==> flow/design.v <==
module calc(
    input [10:0] p1x,
    input [10:0] p1y,
    input [10:0] p2x,
    input [10:0] p2y,
    input [10:0] p3x,
    input [10:0] p3y,
    output result
);
wire signed [11:0] s1;
wire signed [11:0] s2;
wire signed [11:0] s3;
wire signed [11:0] s4;
wire signed [23:0] m1;
wire signed [23:0] m2;
assign s1 = p1x - p3x;
assign s2 = p2y - p3y;
assign s3 = p2x - p3x;
assign s4 = p1y - p3y;
assign m1 = s1 * s2;
assign m2 = s3 * s4;
assign result = m1 > m2;
endmodule
module Triangulo(
    input CLOCK_50,
    input [10:0] p1x,
    input [10:0] p1y,
    input [10:0] p2x,
    input [10:0] p2y,
    input [10:0] p3x,
    input [10:0] p3y,
    input [10:0] Px,
    input [10:0] Py,
    output saida);
wire s1, s2, s3, t1;
reg result;
reg tipoOperacao;
calc S1(p1x, p1y, p2x, p2y, p3x, p3y, t1);
calc S2(p1x, p1y, p2x, p2y, Px, Py, s1);
calc S3(p2x, p2y, p3x, p3y, Px, Py, s2);
calc S4(p3x, p3y, p1x, p1y, Px, Py, s3);
assign saida = result;
always @(posedge CLOCK_50) begin
	if (t1 == 0 && s1 == 0 && s2 == 0 && s3 == 0) begin
            result <= 1;
        end
        else if (t1 == 1 && s1 == 1 && s2 == 1 && s3 == 1) begin
            result <= 1;
        end
        else begin
            result <= 0;
        end
end
endmodule
---- Reports on Triangulo ----
What the tools print for Triangulo, step after step.
Lines are those of the file above, counted from 1.
Operators: Yosys type, input widths -> output width; for muxes data width and select width s.
Library cell names are shortened.
Not given: -
design
  top ..................................... Triangulo
  clock ................................... CLOCK_50
  standard-cell library ................... sky130hd
  timing corner ........................... tt_025C_1v80

---- Word-level counts ----
Yosys after proc, flatten, opt, wreduce and memory -nomap, before mapping. Enables and synchronous resets that opt folds into registers are not counted as muxes. Memory bits, and registers merged into a memory's read port (data or address), are not among the register bits. Print and check cells are not counted. Equal cells are merged and count once.
cells by class
  bitwise gates (word level) .............. 4
  magnitude comparators ................... 4
  add/subtract/negate cells ............... 10
  reductions and logical operators ........ 6
  $mul .................................... 8
  mux-type cells .......................... 1
operators with widths
  kind               count
  $mul 12x12->24     8
  $sub 11x11->12     10
  $gt 24x24->1       4
  $logic_and 1x1->1  6
  $not 1->1          4
  $mux 1             1
word-level totals
  register bits after elaboration ......... 1
  cells after elaboration ................. 34
  output and inout bits ................... 1
  input port bits ......................... 89

---- Longest topological paths ----
Longest topological path by Yosys (ltp), each cell counted once; first at word level (registers and memories cut), then after technology mapping (sequential cells cut; the memories' decode and read muxes count).
depth
  depth after elaboration ................. 7
  ABC_AREA ................................ 0
  gate-level depth with buffers ........... 43

---- Synthesis result ----
The flow's flattened synthesis, as Yosys stat reports it; memories are mapped. The netlist is that of the ABC_AREA named above (0 if unset); the other value can give another one.
cells by type
  cell      count
  fa_1      1120
  ha_1      608
  inv_1     1446
  nand2_1   715
  xnor2_1   207
  nor2_1    428
  xor2_1    111
  a21oi_1   159
  nand2b_1  126
  a21o_1    91
  and2_1    103
  clkbuf_1  139
  o21bai_1  43
  nor2b_1   51
  o21a_1    31
  o21ai_1   46
  nor3_1    40
  o21ai_0   40
Not listed: further types 50, cells in them 257.
synthesis totals
  sequential area ......................... 0.00002 mm^2
  buffer cells ............................ 152
  mapped area ............................. 0.0492885 mm^2
  standard cells after synthesis .......... 5761
  flip-flop cells ......................... 1
The figures by module come from a second, unflattened synthesis with its own total; it is not the netlist above.
second synthesis, totals
  cell total of the unflattened synthesis .. 6384
  area (unflattened synthesis) ............ 0.053649 mm^2
Each row is one instance without its submodules.
modules
  module     times used  area (mm^2)  sequential area (mm^2)  cells
  calc       4           0.0134029    0                       1595
  Triangulo  1           0.0000375    0.00002                 4

---- Path before layout ----
Source: OpenSTA report_checks on the synthesized netlist (no wires, ideal clock, input and output delay 20% of the period each), path of least setup slack; recovery checks are left aside. Register names are those of the netlist, which keeps one name where synthesis merged equal registers.
path post-synthesis
  kind .................................... input-to-reg
  start point ............................. input p1x[0]
  end point ............................... register result
  data arrival time ....................... 11.636 ns
  driving pins on the path ................ 40
  input delay ............................. 3.140 ns
  clock period ............................ 15.7 ns
  buffers on the path ..................... 1
  slack ................................... 3.992 ns
  time at the first pin ................... 3.140 ns
  path delay .............................. 8.568 ns
  required time ........................... 15.628 ns
  library setup time ...................... 0.072 ns
  synthesis period reached ................ 11.708 ns
"path delay" = arrival - input delay + setup time.
"driving pins on the path" counts driving pins, that of a launching flip-flop among them; a cell with two outputs on the path counts twice.
"synthesis period reached" is the clock period less the worst setup slack; recovery checks do not enter. This is arithmetic on one report: input and output delays are still those of the set period (20% each).
Between the ends stands the longest chain of elaborated cells between them, by number of cells; it is not shown to be the way that was timed. Of several equally long chains one is given.
A line is the first line of the expression or statement that the cell stems from. Yosys adds cells for indexed reads and writes and turns some case tables into memories.
At most two assigning lines are given for a register; there are more.
on the way, post-synthesis
  cells stage by stage .................... inv_1 ha_1 inv_1 fa_1 a21o_1 a21oi_1 o21bai_1 a21oi_1 o21ai_1 a21o_1 a21oi_1 xnor2_1 clkbuf_1 nand2_1 fa_1 inv_1 fa_1 fa_1 [4 not listed] ha_1 a21o_1 a21o_1 a21oi_1 nand2b_1 a21bo_1 or4_1 a31o_1 a21oi_1 xnor2_1 ha_1 nand4_1 nor3_1 nand2_1 o21ai_0 o21ai_0 or3_1 mux2i_1
  cells in the longest elaborated chain ... 7
  elaborated cells on any way between the ends .. 18
  those cells by class .................... 2 x add/sub; 3 x mul; 3 x compare; 1 x mux; 3 x logic; 6 x reduce/logical
RTL lines, path post-synthesis
  item                  line  RTL
  from (decl)           26    input [10:0] p1x,
  $sub 11x11->12        16    assign s1 = p1x - p3x;
  $mul 12x12->24        20    assign m1 = s1 * s2;
  $gt 24x24->1          22    assign result = m1 > m2;
  $logic_and 1x1->1 x3  47    else if (t1 == 1 && s1 == 1 && s2 == 1 && s3 == 1) begin
  $mux 1                47
  to (assign)           45    result <= 1;
  to (assign)           48    result <= 1;
  to (decl)             36    reg result;

---- Timing after layout ----
Path of least setup slack in the final report of flow run 1 (OpenROAD, finished layout, wires in). Where an end is a register, its clock arrival counts in the times.
path post-layout
  kind .................................... input-to-reg
  start point ............................. input Px[1]
  end point ............................... register result
  slack ................................... 3.11 ns
  required time ........................... 17.43 ns
  library setup time ...................... 0.07 ns
  driving pins on the path ................ 37
  clock period ............................ 17.5 ns
  input delay ............................. 3.50 ns
  time at the first pin ................... 3.50 ns
  data arrival time ....................... 14.32 ns
  buffers on the path ..................... 1
Between the ends stands the longest chain of elaborated cells between them, by number of cells; it is not shown to be the way that was timed. Of several equally long chains one is given.
At most two assigning lines are given for a register; there are more.
on the way, post-layout
  cells stage by stage .................... clkdlybuf4s50_1 inv_1 fa_2 a21o_1 a21oi_1 o21bai_1 a21oi_1 o21ai_1 a21oi_1 o21bai_1 xnor2_1 nor2_1 fa_1 ha_1 fa_1 fa_1 inv_1 fa_1 inv_1 ha_1 nor2_1 nand2_1 o21ai_1 o21bai_1 a21oi_1 o21ai_1 a211oi_1 a21oi_1 xnor2_1 ha_1 nand4_1 o211ai_1 o22ai_1 a31oi_1 nand2_1 or3_1 mux2i_1
  cells in the longest elaborated chain ... 7
  elaborated cells on any way between the ends .. 22
  those cells by class .................... 3 x add/sub; 6 x mul; 3 x compare; 1 x mux; 3 x logic; 6 x reduce/logical
RTL lines, path post-layout
  item                  line  RTL
  from (decl)           32    input [10:0] Px,
  $sub 11x11->12        16    assign s1 = p1x - p3x;
  $mul 12x12->24        20    assign m1 = s1 * s2;
  $gt 24x24->1          22    assign result = m1 > m2;
  $logic_and 1x1->1 x3  47    else if (t1 == 1 && s1 == 1 && s2 == 1 && s3 == 1) begin
  $mux 1                47
  to (assign)           45    result <= 1;
  to (assign)           48    result <= 1;
  to (decl)             36    reg result;

Appendix: measured runs

Record of 2 stored runs of the RTL-to-layout flow on Triangulo, platform sky130hd. The runs are unordered. Constraints: input delay and output delay 20% of the set period each, output load 0.01 pF.
"achieved clock period" means the clock period less the worst setup slack. The figure is calculated, with input and output delays left at 20% of the set period.
"time used up by the worst setup path" is the time allowed to the run's worst setup path (the clock period less input and output delay, where it has them) less its slack. Clock arrival times count: a late capture clock shortens it, a late launch clock lengthens it.

======== flow run 1 ========
==> flow/run.sh <==
#!/bin/bash
# the make line also repeats the synthesis and layout settings of config.mk as NAME=value (left out here)
make -C /OpenROAD-flow-scripts/flow DESIGN_CONFIG=/design/flow/config.mk WORK_HOME=/design/flow/orfs CLKGATE_MAP_FILE= finish
==> flow/config.mk <==
export PLATFORM = sky130hd
export DESIGN_NAME = Triangulo
export DESIGN_NICKNAME = Triangulo
export VERILOG_FILES = /design/flow/design.v
export SDC_FILE = /design/flow/constraint.sdc
export NUM_CORES = 4
export LEC_CHECK = 0
export CAP_MARGIN = 20
export CORE_MARGIN = 2
export CORE_UTILIZATION = 40
export SLEW_MARGIN = 20
==> flow/constraint.sdc <==
create_clock -name core_clock -period 17.5 [get_ports {CLOCK_50}]
set_input_delay 3.5000 -clock core_clock [delete_from_list [all_inputs] [get_ports {CLOCK_50}]]
set_output_delay 3.5000 -clock core_clock [all_outputs]
set_load 0.01 [all_outputs]

-------- measured, flow run 1 --------
  area of the synthesized netlist ......... 0.0492885 mm^2
  full die area ........................... 0.126046 mm^2
  standard-cell area after routing ........ 0.052922 mm^2
  final design utilization ................ 0.434
  worst setup slack after layout .......... 3.110 ns
  final setup TNS ......................... 0.000 ns
  worst hold slack in the final report .... 4.345 ns
  achieved clock period ................... 14.390 ns
  time used up by the worst setup path .... 10.89 ns
  worst setup path kind ................... input-to-reg

======== flow run 2 ========
==> flow/run.sh <==
#!/bin/bash
# the make line also repeats the synthesis and layout settings of config.mk as NAME=value (left out here)
make -C /OpenROAD-flow-scripts/flow DESIGN_CONFIG=/design/flow/config.mk WORK_HOME=/design/flow/orfs CLKGATE_MAP_FILE= finish
==> flow/config.mk <==
export PLATFORM = sky130hd
export DESIGN_NAME = Triangulo
export DESIGN_NICKNAME = Triangulo
export VERILOG_FILES = /design/flow/design.v
export SDC_FILE = /design/flow/constraint.sdc
export NUM_CORES = 4
export LEC_CHECK = 0
export CAP_MARGIN = 20
export CORE_MARGIN = 5
export CORE_UTILIZATION = 70
export CTS_CLUSTER_DIAMETER = 240
export GPL_ROUTABILITY_DRIVEN = 0
export PLACE_DENSITY = 0.73
export SETUP_SLACK_MARGIN = 4.15
export SLEW_MARGIN = 20
==> flow/constraint.sdc <==
create_clock -name core_clock -period 13.9 [get_ports {CLOCK_50}]
set_input_delay 2.7800 -clock core_clock [delete_from_list [all_inputs] [get_ports {CLOCK_50}]]
set_output_delay 2.7800 -clock core_clock [all_outputs]
set_load 0.01 [all_outputs]

-------- measured, flow run 2 --------
  area of the synthesized netlist ......... 0.0492885 mm^2
  full die area ........................... 0.0758176 mm^2
  standard-cell area after routing ........ 0.0551692 mm^2
  final design utilization ................ 0.789
  worst setup slack after layout .......... 2.299 ns
  final setup TNS ......................... 0.000 ns
  worst hold slack in the final report .... 3.730 ns
  achieved clock period ................... 11.601 ns
  time used up by the worst setup path .... 8.82 ns
  worst setup path kind ................... input-to-reg
